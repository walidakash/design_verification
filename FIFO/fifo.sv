==> flow/design.v <==
package rv32i_pkg;
  typedef enum logic [2:0] {
    ADD_SUB_BEQ = 3'b000,
    AND         = 3'b111,
    OR          = 3'b110,
    XOR         = 3'b100,
    SLL         = 3'b001,
    SRL_A       = 3'b101
} func_code_t;
  localparam int DPW = 32;
  localparam int ADW = 5;
  localparam int ElemWidth = 8;
  localparam int Depth = 120;   
  typedef enum logic [6:0] {
    I_TYPE_LOAD = 7'b0000011,
    I_TYPE_ALU  = 7'b0010011,
    S_TYPE      = 7'b0100011,
    R_TYPE      = 7'b0110011,
    B_TYPE      = 7'b1100011
  } instr_type_t;
  typedef enum logic [3:0] {
    ADD_OP,
    SUB_OP,
    AND_OP,
    OR_OP,
    XOR_OP,
    SLL_OP,
    SRL_OP,
    SRA_OP,
    BEQ_OP
  } alu_op_t;
endpackage
module fifo #(
    parameter int Datawidth = 16,   
    parameter int Depth = 8   
) (
    input logic clk_i,
    input logic arst_ni,
    input logic [Datawidth-1:0] data_in_i,
    input logic data_in_valid_i,
    output logic data_in_ready_o,
    output logic [Datawidth-1:0] data_out_o,
    output logic data_out_valid_o,
    input logic data_out_ready_i
);
  logic [Datawidth-1:0] fifo_mem[Depth];   
  logic [$clog2(Depth):0] wr_ptr;
  logic [$clog2(Depth):0] rd_ptr;
  logic [$clog2(Depth):0] wr_ptr_next;
  logic [$clog2(Depth):0] rd_ptr_next;
  logic [$clog2(Depth):0] str_count;   
  logic data_in_hs;   
  logic data_out_hs;   
  assign data_in_hs = data_in_valid_i && data_in_ready_o;
  assign data_out_hs = data_out_valid_o && data_out_ready_i;
  assign data_in_ready_o = (str_count == Depth) ? data_out_ready_i : '1;
  assign data_out_valid_o = (str_count == 0) ? data_in_valid_i : '1;
  assign wr_ptr_next = ((wr_ptr + 1'b1) == Depth) ? '0 : wr_ptr + '1;
  assign rd_ptr_next = ((rd_ptr + 1'b1) == Depth) ? '0 : rd_ptr + '1;
  assign data_out_o = str_count ? fifo_mem[rd_ptr] : data_in_i;
  always_ff @(posedge clk_i or negedge arst_ni) begin : main
    if (~arst_ni) begin : do_reset
      str_count <= '0;
      wr_ptr <= '0;
      rd_ptr <= '0;
    end else begin
      case ({
        data_in_hs, data_out_hs
      })
        2'b11: begin   
          str_count <= str_count;
          rd_ptr <= rd_ptr_next;
          wr_ptr <= wr_ptr_next;
        end
        2'b10: begin   
          str_count <= str_count + '1;
          wr_ptr <= wr_ptr_next;
          rd_ptr <= rd_ptr;
        end
        2'b01: begin   
          str_count <= str_count - '1;
          wr_ptr <= wr_ptr;
          rd_ptr <= rd_ptr_next;
        end
        default: begin   
          str_count <= str_count;
          rd_ptr <= rd_ptr;
          wr_ptr <= wr_ptr;
        end
      endcase
      if (data_in_hs) begin
        fifo_mem[wr_ptr] <= data_in_i;
      end
    end
  end
endmodule
Step by step through the tools: fifo. What the tools print for fifo, step after step. Line numbers count from 1 in the design file above. Library cell names are shortened. A cell with -- has no value.

Top module: fifo. Clock port: clk_i. Cell library: sky130hd. Library corner: tt_025C_1v80.

After elaboration. Source: Yosys, flattened and elaborated. Widths are those after wreduce. Registers that Yosys merges into a memory's read port (data or address) are not register bits. Print and check cells do not count. Equal cells are merged and count once.

Under bitwise operators stands 0. The entry for multiplexer cells reads 7. Add/subtract/negate cells: 6. For reduce/logical cells the number is 17. The figure for multiply operators is 0. For equality and inequality tests the number is 20. Divide/modulo/power cells: 0. Shift-type cells: 0. Under $lt $le $gt $ge stands 0.

Operator list (count): parallel mux 16 bit (select 8 bit) (1); equality test 3 bit with constant B (8); AND reduction 3 bit (8); two-way mux 16 bit (1); equality test 3 x 2 -> 1 bit with constant B (4); adder 4 bit with constant B (3); adder 4 x 1 -> 5 bit with constant B (2); equality test 5 x 4 -> 1 bit with constant B (2); parallel mux 4 bit (select 2 bit) (1); two-way mux 4 bit (2); equality test 3 x 1 -> 1 bit with constant B (2); zero test 3 bit (2); equality test 2 bit with constant B (2); OR reduction 2 bit (2); subtractor 4 bit with constant B (1); equality test 4 bit with constant B (1); zero test 4 bit (1); nonzero test 4 bit (1); logical AND 1 bit (2); equality test 2 x 1 -> 1 bit with constant B (1); nonzero test 2 bit (1); two-way mux 1 bit (2).

Output and inout bits: 18. The entry for bits in latches reads 0. For memory bits (read-only) the number is 0. Under word width x clocked read ports stands 0. The entry for memory cells reads 0. Under elaborated cells stands 61. Under register bits stands 140. Bits in writable memories: 0. Bits of input ports: 20.

Logic depth. Yosys ltp: most cells in a row. Word level: on the elaborated netlist, between registers, memories and ports. Mapped: between sequential cells and ports; inverters and the memories' decode and read muxes count.

The figure for depth in word-level cells is 5. For ABC_AREA the number is 0. Mapped depth: 11. Gate-level depth less buffers: 10.

Mapped cells and area. Source: synth_stat.txt of the flow (Yosys; design flattened, memories mapped). It holds for the ABC_AREA given above (unset counts as 0); a run with the other value may have another netlist.

For mapped flip-flops the number is 140. Under buffers stands 21. Under sequential part of the area stands 4144.0 um^2. The entry for cell area after synthesis reads 5855.6 um^2. Under cells in the netlist stands 383.

Cells by type: edfxtp_1 (count 128, total area 3.84E+03 um^2); dfrtp_1 (count 12, total area 300.288 um^2); ha_1 (count 19, total area 237.728 um^2); o21ai_0 (count 27, total area 135.13 um^2); a222oi_1 (count 13, total area 130.125 um^2); a22o_1 (count 14, total area 122.618 um^2); a221oi_1 (count 13, total area 113.859 um^2); nand2_1 (count 29, total area 108.854 um^2); mux2_2 (count 8, total area 90.086 um^2); and3_1 (count 12, total area 75.072 um^2); a22oi_1 (count 9, total area 67.565 um^2); and4_1 (count 5, total area 43.792 um^2); clkbuf_1 (count 11, total area 41.29 um^2); buf_2 (count 8, total area 40.038 um^2); o211a_1 (count 4, total area 40.038 um^2); inv_1 (count 9, total area 33.782 um^2); nor3_1 (count 6, total area 30.029 um^2); and2_1 (count 4, total area 25.024 um^2).

Other cell types: 31; their cells: 52.

Path before layout. OpenSTA on the mapped netlist: ideal clock, no wires. The path of least setup slack (recovery checks aside). Input and output delay are each 20% of the period. Register names are those of the netlist, which keeps one name where synthesis merged equal registers.

Path type: register to output. Start point: register rd_ptr[2]. End point: output data_out_o[10]. The figure for path slack is 957 ps. Arrival: 2099 ps. The figure for stages is 10. Required time: 3056 ps. For path delay the number is 2099 ps. For launch time at the first pin the number is 0 ps. Under buffers on the path stands 4. The entry for output delay reads 764 ps. The entry for period reads 3820 ps. The entry for synthesis period reached reads 2863 ps.

"path delay" is the arrival time less input delay plus setup time. A path that ends at an output port has no setup time. "stages" counts driving pins, that of a launching flip-flop among them; a cell with two outputs on the path counts twice. "synthesis period reached" is the clock period less the worst setup slack; recovery checks do not enter. This is arithmetic on one report: input and output delays are still those of the set period (20% each). Between the ends stands the longest chain of elaborated cells between them, by number of cells; it is not shown to be the way that was timed. Of several equally long chains one is given. A line is the first line of the expression or statement that the cell stems from. Yosys adds cells for indexed reads and writes and turns some case tables into memories. A register here has more assigning lines than the two given.

Cell sequence: dfrtp_1 > buf_2 > buf_2 > inv_2 > ha_1 > clkbuf_1 > clkbuf_1 > a222oi_1 > and3_1 > o21ai_0. The figure for cells in the longest elaborated chain is 3. The figure for elaborated cells on any way between the ends is 10. RTL lines with such cells: 1. Those cells by class: 7 x eq/ne; 2 x mux; 1 x reduce/logical.

RTL lines, path after synthesis: start: declaration (line 48) `logic [$clog2(Depth):0] rd_ptr;`; start: assignment (line 72) `rd_ptr <= rd_ptr_next;`; start: assignment (line 78) `rd_ptr <= rd_ptr;`; equality test 3 bit (line 60) `assign data_out_o = str_count ? fifo_mem[rd_ptr] : data_in_i;`; parallel mux 16 bit (select 8 bit) (line 60); two-way mux 16 bit (line 60); end: declaration (line 42) `output logic [Datawidth-1:0] data_out_o,`.

Worst path after layout. From the final timing report of run 1: the path of least setup slack in the routed layout; clock arrival at registers is part of the times. The report prints the path's times to 10 ps; the period is as set.

Path type: register to output. Start point: register rd_ptr[0]. End point: output data_out_o[8]. The figure for path slack is 20 ps. For launch time at the first pin the number is 420 ps. Under buffers on the path stands 3. The entry for period reads 2970 ps. Arrival: 2360 ps. The entry for output delay reads 590 ps. Required time: 2380 ps. The figure for stages is 10.

Between the ends stands the longest chain of elaborated cells between them, by number of cells; it is not shown to be the way that was timed. Of several equally long chains one is given. A register here has more assigning lines than the two given.

Cell sequence: dfrtp_2 > ha_4 > ha_4 > nor4_4 > nand2b_4 > buf_6 > buf_12 > o21a_1 > a22o_1 > buf_2. The figure for cells in the longest elaborated chain is 3. The figure for elaborated cells on any way between the ends is 10. RTL lines with such cells: 1. Those cells by class: 7 x eq/ne; 2 x mux; 1 x reduce/logical.

RTL lines, path post-layout: start: declaration (line 48) `logic [$clog2(Depth):0] rd_ptr;`; start: assignment (line 72) `rd_ptr <= rd_ptr_next;`; start: assignment (line 78) `rd_ptr <= rd_ptr;`; equality test 3 bit (line 60) `assign data_out_o = str_count ? fifo_mem[rd_ptr] : data_in_i;`; parallel mux 16 bit (select 8 bit) (line 60); two-way mux 16 bit (line 60); end: declaration (line 42) `output logic [Datawidth-1:0] data_out_o,`.

# Flow runs of fifo

fifo through Yosys and OpenROAD on sky130hd: 2 stored runs, unordered, with their settings and measured results. The constraints put input and output delay at 20% of the set period each and load the outputs with 0.01 pF. "clock period achieved": clock period set for the run, less the worst setup slack. It is reckoned from that one timing run; input and output delays stay at 20% of the period that was set. "allowed time less slack (worst setup path)": the worst setup path's part of the clock period (all of it between registers, 20% less for each end at a port) less its slack. A launch clock that arrives late makes it longer, a capture clock that arrives late makes it shorter. "power consumption" rests on the timing tool's default activity at the inputs, not on a simulated workload. "allowed time less slack (worst setup path)" is known to 10 ps.

Run 1 has these settings: period_ns 2.97; CORE_UTILIZATION 30; SETUP_SLACK_MARGIN 0.59; PLACE_DENSITY 0.59; CORE_ASPECT_RATIO 1.27; CORE_MARGIN 5; CELL_PAD_IN_SITES_GLOBAL_PLACEMENT 2; CAP_MARGIN 0; SLEW_MARGIN 20. The final design utilization reads 40.0 %. The measured allowed time less slack (worst setup path) is 2360 ps. Class of the worst setup path: register to output. The lowest setup slack is 17 ps. The measured power consumption is 8257 µW. The standard-cell area of the final layout is 7667.4 um^2. The measured synthesized cell area is 5855.6 um^2. For the clock period achieved the run shows 2953 ps. The setup total negative slack comes to 0 ps. The full die area reads 22432.6 um^2.

Run 2 has these settings: period_ns 2.82; CORE_UTILIZATION 20; SETUP_SLACK_MARGIN 0.36; PLACE_DENSITY 0.81; CORE_MARGIN 6; CELL_PAD_IN_SITES_DETAIL_PLACEMENT 0; GPL_TIMING_DRIVEN 0; GPL_ROUTABILITY_DRIVEN 1; SLEW_MARGIN 10; CAP_MARGIN 20. The final design utilization reads 27.5 %. The measured allowed time less slack (worst setup path) is 2490 ps. Class of the worst setup path: register to output. The lowest setup slack is -234 ps. The measured power consumption is 8988 µW. The standard-cell area of the final layout is 7902.6 um^2. The measured synthesized cell area is 5855.6 um^2. For the clock period achieved the run shows 3054 ps. The setup total negative slack comes to -2667 ps. The full die area reads 33529.3 um^2.
